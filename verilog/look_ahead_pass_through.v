==> flow/design.v <==
`timescale 1ns / 1ps
module look_ahead_adder_n_bit(
    input_1, input_2, carry_in , sum, carry
    );
    parameter SIZE = 8;
    input [SIZE-1:0] input_1,input_2;
    input carry_in;
    output [SIZE-1:0] sum;
    output carry;
    wire [SIZE:0] carry_wire;
    wire  [SIZE-1:0]  carry_gen, carry_prop;
    assign carry_wire[0] = carry_in;
    genvar i;
    generate
    for (i = 0; i < SIZE; i = i+1) begin
        assign carry_prop[i] = input_1[i] ^ input_2[i];
        assign carry_gen[i] = input_1[i] & input_2[i];
        assign sum[i] = carry_prop[i] ^ carry_wire[i];
    end
    endgenerate
    genvar j;
    generate
    for (j = 0; j < SIZE; j = j+1) begin
        assign carry_wire[j+1] = carry_gen[j] | (carry_prop[j] & carry_wire[j]) ;
    end
    endgenerate
    assign carry = carry_wire[SIZE];
endmodule
`timescale 1ns / 1ps
module look_ahead_pass_through(
    input_1, input_2, carry_in , sum, carry, clk, reset, load, load_out, passthrough_in, passthrough_out
    );
    parameter SIZE = 8;
    parameter PASS_THROUGH_SIZE = 16;
    input [SIZE-1:0] input_1,input_2;
    input carry_in, load, clk, reset;
    input [PASS_THROUGH_SIZE -1:0] passthrough_in;
    output reg [SIZE-1:0] sum;
    output reg carry, load_out;
    output reg [PASS_THROUGH_SIZE -1:0] passthrough_out;
    reg [SIZE-1:0] input_1_r,input_2_r;
    reg carry_in_r, load_r;
    reg [PASS_THROUGH_SIZE -1:0] passthrough_in_r;
    wire [SIZE-1:0] sum_w;
    wire carry_w, load_out_w;
    always @(posedge clk) begin
        if(reset) begin
        input_1_r <= 0;
        input_2_r <= 0;
        carry_in_r <= 0;
        load_r <= 0;
        passthrough_in_r <= 0;
        end else begin
            if (load) begin
                input_1_r <= input_1;
                input_2_r <= input_2;
                carry_in_r <= carry_in;
                load_r <= load;
                passthrough_in_r <= passthrough_in;
            end else begin
                input_1_r <= input_1_r;
                input_2_r <= input_2_r;
                carry_in_r <= carry_in_r;
                load_r <= 0;
                passthrough_in_r <= passthrough_in_r;
            end
        end
    end
    look_ahead_adder_n_bit #(.SIZE(SIZE)) ADD (.input_1(input_1_r), .input_2(input_2_r), .carry_in(carry_in_r) , .sum(sum_w), .carry(carry_w));
    always @(posedge clk) begin
        if(reset) begin
        sum <= 0;
        carry <= 0;
        load_out <= 0;
        passthrough_out <= 0;
        end else begin
            if (load_r) begin
                sum <= sum_w;
                carry <= carry_w;
                load_out <= load_r;
                passthrough_out <= passthrough_in_r;
            end else begin
                sum <= sum;
                carry <= carry;
                load_out <= 0;
                passthrough_out <= passthrough_out;
            end
        end
    end
endmodule
# Reports on look_ahead_pass_through
# Tool output for the design above, in the order of the flow.
# Lines are those of the file above, counted from 1.
# Operators carry their Yosys type and port widths (W data, S select, Z words).
# A cell with -- has no value.
dict set report setup {
  top_module {look_ahead_pass_through}
  clock {clk}
  cell_library {sky130hd}
  lib_corner {tt_025C_1v80}
}

# After elaboration
# Counts by Yosys on the flattened word-level netlist (proc, flatten, opt, wreduce; memories kept). Register bits leave out memories and registers merged into their read ports (data or address); mux counts leave out enables and synchronous resets folded into registers. Print and check cells are left out. Cells with the same type and inputs are merged into one.
dict set report bits {
  ramBits 0
  regBits 60
  rom_bits 0
  memories 0
  input_bits 36
  latchBits 0
  clocked_rd_ports_x_width 0
}
dict set report op_classes {
  n_reduce_logical 0
  muxes 2
  mul 0
  n_shift 0
  eq_ne 0
  add_sub_neg 0
  bitwise 40
  compare 0
  div 0
}
# operator count
set ops {}
lappend ops {{$and A1 B1 Y1} 16}
lappend ops {{$xor A1 B1 Y1} 16}
lappend ops {{$or A1 B1 Y1} 8}
lappend ops {{$mux W1} 2}

# Depth
# Longest topological path by Yosys (ltp), each cell counted once; first at word level (registers and memories cut), then after technology mapping (sequential cells cut; the memories' decode and read muxes count).
dict set report logic_depth {
  depth_word 17
  ABC_AREA 0
  ltp_mapped 12
}

# Synthesis result
# Source: synth_stat.txt of the flow (Yosys; design flattened, memories mapped). It holds for the ABC_AREA given above (unset counts as 0); a run with the other value may have another netlist.
dict set report mapped {
  ff_cells 60
  cells 207
  yosys_area_um2 2297.2
}
# cell_type count type_area_um2
set by_type {}
lappend by_type {sky130_fd_sc_hd__dfxtp_1 60 1.2E+03}
lappend by_type {sky130_fd_sc_hd__mux2i_1 55 550.528}
lappend by_type {sky130_fd_sc_hd__nor2_1 58 217.709}
lappend by_type {sky130_fd_sc_hd__fa_1 8 160.154}
lappend by_type {sky130_fd_sc_hd__buf_6 4 45.043}
lappend by_type {sky130_fd_sc_hd__inv_1 7 26.275}
lappend by_type {sky130_fd_sc_hd__a211oi_1 3 22.522}
lappend by_type {sky130_fd_sc_hd__buf_12 1 20.019}
lappend by_type {sky130_fd_sc_hd__clkbuf_1 5 18.768}
lappend by_type {sky130_fd_sc_hd__buf_2 3 15.014}
lappend by_type {sky130_fd_sc_hd__nor2b_1 2 12.512}
lappend by_type {sky130_fd_sc_hd__buf_4 1 7.507}
# The figures by module come from a second, unflattened synthesis with its own total; it is not the netlist above.
dict set report unflattened {
  cells_unflattened 210
  area_unflattened_um2 2366.0
}
# Each row is one instance without its submodules.
# mod n_cells seq_area_um2 mod_area_um2 instances
set by_module {}
lappend by_module {look_ahead_pass_through 192 1201.2 2168.3 1}
lappend by_module {{look_ahead_adder_n_bit #(SIZE=8)} 18 0.0 197.7 1}

# Timing after synthesis
# OpenSTA on the mapped netlist: ideal clock, no wires. The path of least setup slack (recovery checks aside). Input and output delay are each 20% of the period. Register names are those of the netlist, which keeps one name where synthesis merged equal registers.
dict set report synth_timing {
  kind {reg-to-reg}
  startpoint {register carry_in_r}
  endpoint {register sum[7]}
  t_first_pin_ns 0.000
  slack_ns 0.822
  period_ns 4.37
  path_delay_ns 3.549
  driving_pins 13
  setup_ns 0.086
  required_time_ns 4.284
  t_arrival_ns 3.463
  synth_period_reached_ns 3.548
}
# "path_delay_ns" is the arrival time less input delay plus setup time.
# "driving_pins" counts driving pins, that of a launching flip-flop among them; a cell with two outputs on the path counts twice.
# "synth_period_reached_ns" = period - worst setup slack (recovery checks aside). The figure is calculated, with input and output delays left at 20% of the set period.
# The rows between start and end are the longest chain of elaborated cells between them; the timing report does not say that the signal goes this way. Where chains are equally long, one stands for them.
# Each line given opens the expression or statement behind the cell; cells for indexed reads and writes are added by Yosys, which also makes memories of some case tables.
# At most two assigning lines are given for a register; there are more.
dict set report synth_via {
  path_cell_list {sky130_fd_sc_hd__dfxtp_1 -> sky130_fd_sc_hd__inv_1 -> sky130_fd_sc_hd__fa_1 -> sky130_fd_sc_hd__inv_1 -> sky130_fd_sc_hd__fa_1 -> sky130_fd_sc_hd__fa_1 -> sky130_fd_sc_hd__fa_1 -> sky130_fd_sc_hd__fa_1 -> sky130_fd_sc_hd__fa_1 -> sky130_fd_sc_hd__fa_1 -> sky130_fd_sc_hd__inv_1 -> sky130_fd_sc_hd__fa_1 -> sky130_fd_sc_hd__a211oi_1}
  elab_chain_cells 15
  cells_between 15
  lines_between 2
  cone_classes {logic (15)}
}
# item line
set synth_lines {}
lappend synth_lines {{start, declared} 42} ;# reg carry_in_r, load_r;
lappend synth_lines {{start, assigned} 57} ;# carry_in_r <= carry_in;
lappend synth_lines {{start, assigned} 63} ;# carry_in_r <= carry_in_r;
lappend synth_lines {{$and A1 B1 Y1} 24} ;# assign carry_wire[j+1] = carry_gen[j] | (carry_prop[j] & carry_wire[j]) ;
lappend synth_lines {{$or A1 B1 Y1} 24}
lappend synth_lines {{$and A1 B1 Y1} 24}
lappend synth_lines {{$or A1 B1 Y1} 24}
lappend synth_lines {{$and A1 B1 Y1} 24}
lappend synth_lines {{$or A1 B1 Y1} 24}
lappend synth_lines {{$and A1 B1 Y1} 24}
lappend synth_lines {{$or A1 B1 Y1} 24}
lappend synth_lines {{$and A1 B1 Y1} 24}
lappend synth_lines {{$or A1 B1 Y1} 24}
lappend synth_lines {{$and A1 B1 Y1} 24}
lappend synth_lines {{$or A1 B1 Y1} 24}
lappend synth_lines {{$and A1 B1 Y1} 24}
lappend synth_lines {{$or A1 B1 Y1} 24}
lappend synth_lines {{$xor A1 B1 Y1} 18} ;# assign sum[i] = carry_prop[i] ^ carry_wire[i];
lappend synth_lines {{end, assigned} 78} ;# sum <= sum_w;
lappend synth_lines {{end, assigned} 83} ;# sum <= sum;
lappend synth_lines {{end, declared} 38} ;# output reg [SIZE-1:0] sum;

# Timing after layout
# From the final timing report of flow run B: the path of least setup slack in the routed layout; clock arrival at registers is part of the times.
dict set report layout_timing {
  kind {reg-to-reg}
  startpoint {register input_1_r[0]}
  endpoint {register sum[7]}
  required_time_ns 3.18
  driving_pins 13
  t_arrival_ns 3.68
  t_first_pin_ns 0.32
  slack_ns -0.50
  period_ns 2.93
  setup_ns 0.07
}
# The rows between start and end are the longest chain of elaborated cells between them; the timing report does not say that the signal goes this way. Where chains are equally long, one stands for them.
# At most two assigning lines are given for a register; there are more.
dict set report layout_via {
  path_cell_list {sky130_fd_sc_hd__dfxtp_1 -> sky130_fd_sc_hd__inv_1 -> sky130_fd_sc_hd__fa_1 -> sky130_fd_sc_hd__inv_1 -> sky130_fd_sc_hd__fa_2 -> sky130_fd_sc_hd__fa_2 -> sky130_fd_sc_hd__fa_2 -> sky130_fd_sc_hd__fa_2 -> sky130_fd_sc_hd__fa_2 -> sky130_fd_sc_hd__fa_2 -> sky130_fd_sc_hd__inv_2 -> sky130_fd_sc_hd__fa_1 -> sky130_fd_sc_hd__a211oi_2}
  elab_chain_cells 16
  cells_between 17
  lines_between 4
  cone_classes {logic (17)}
}
# item line
set layout_lines {}
lappend layout_lines {{start, declared} 41} ;# reg [SIZE-1:0] input_1_r,input_2_r;
lappend layout_lines {{start, assigned} 55} ;# input_1_r <= input_1;
lappend layout_lines {{start, assigned} 61} ;# input_1_r <= input_1_r;
lappend layout_lines {{$xor A1 B1 Y1} 16} ;# assign carry_prop[i] = input_1[i] ^ input_2[i];
lappend layout_lines {{$and A1 B1 Y1} 24} ;# assign carry_wire[j+1] = carry_gen[j] | (carry_prop[j] & carry_wire[j]) ;
lappend layout_lines {{$or A1 B1 Y1} 24}
lappend layout_lines {{$and A1 B1 Y1} 24}
lappend layout_lines {{$or A1 B1 Y1} 24}
lappend layout_lines {{$and A1 B1 Y1} 24}
lappend layout_lines {{$or A1 B1 Y1} 24}
lappend layout_lines {{[2 not listed]} --}
lappend layout_lines {{$and A1 B1 Y1} 24}
lappend layout_lines {{$or A1 B1 Y1} 24}
lappend layout_lines {{$and A1 B1 Y1} 24}
lappend layout_lines {{$or A1 B1 Y1} 24}
lappend layout_lines {{$and A1 B1 Y1} 24}
lappend layout_lines {{$or A1 B1 Y1} 24}
lappend layout_lines {{$xor A1 B1 Y1} 18} ;# assign sum[i] = carry_prop[i] ^ carry_wire[i];
lappend layout_lines {{end, assigned} 78} ;# sum <= sum_w;
lappend layout_lines {{end, assigned} 83} ;# sum <= sum;
lappend layout_lines {{end, declared} 38} ;# output reg [SIZE-1:0] sum;

# look_ahead_pass_through through Yosys and OpenROAD on sky130hd: 2 stored runs, unordered, with their settings and measured results. The constraints put input and output delay at 20% of the set period each and load the outputs with 0.01 pF.
# "worst_path_allowed_less_slack_ns" means the part of the period allowed to the worst setup path (the constraints hold back 20% at inputs and 20% at outputs) less its slack; where the path has registers, the arrival times of their clocks count too.
# "power.total_uw" rests on the timing tool's default activity at the inputs, not on a simulated workload.
run="flow run A" settings period_ns=6.9 CORE_UTILIZATION=72 SETUP_SLACK_MARGIN=0.9 PLACE_DENSITY=0.52 HOLD_SLACK_MARGIN=-0.06 CORE_ASPECT_RATIO=1.32 CELL_PAD_IN_SITES_GLOBAL_PLACEMENT=3 ABC_AREA=0 CAP_MARGIN=20 CORE_MARGIN=2 SLEW_MARGIN=20
run="flow run A" outcome="did not finish, placement stopped with GPL-0301"
run="flow run B" settings period_ns=2.93 CAP_MARGIN=20 CORE_MARGIN=2 CORE_UTILIZATION=40 SLEW_MARGIN=20
run="flow run B" results synthArea_um2=2297.2 total_die_area_um2=6364.9 fin_util_pct=56.9 timing.setup.ws_ns=-0.497 hold_ws_ns=0.483 power.total_uw=1885 worst_path_allowed_less_slack_ns=3.43 worst_path_kind="reg-to-reg"
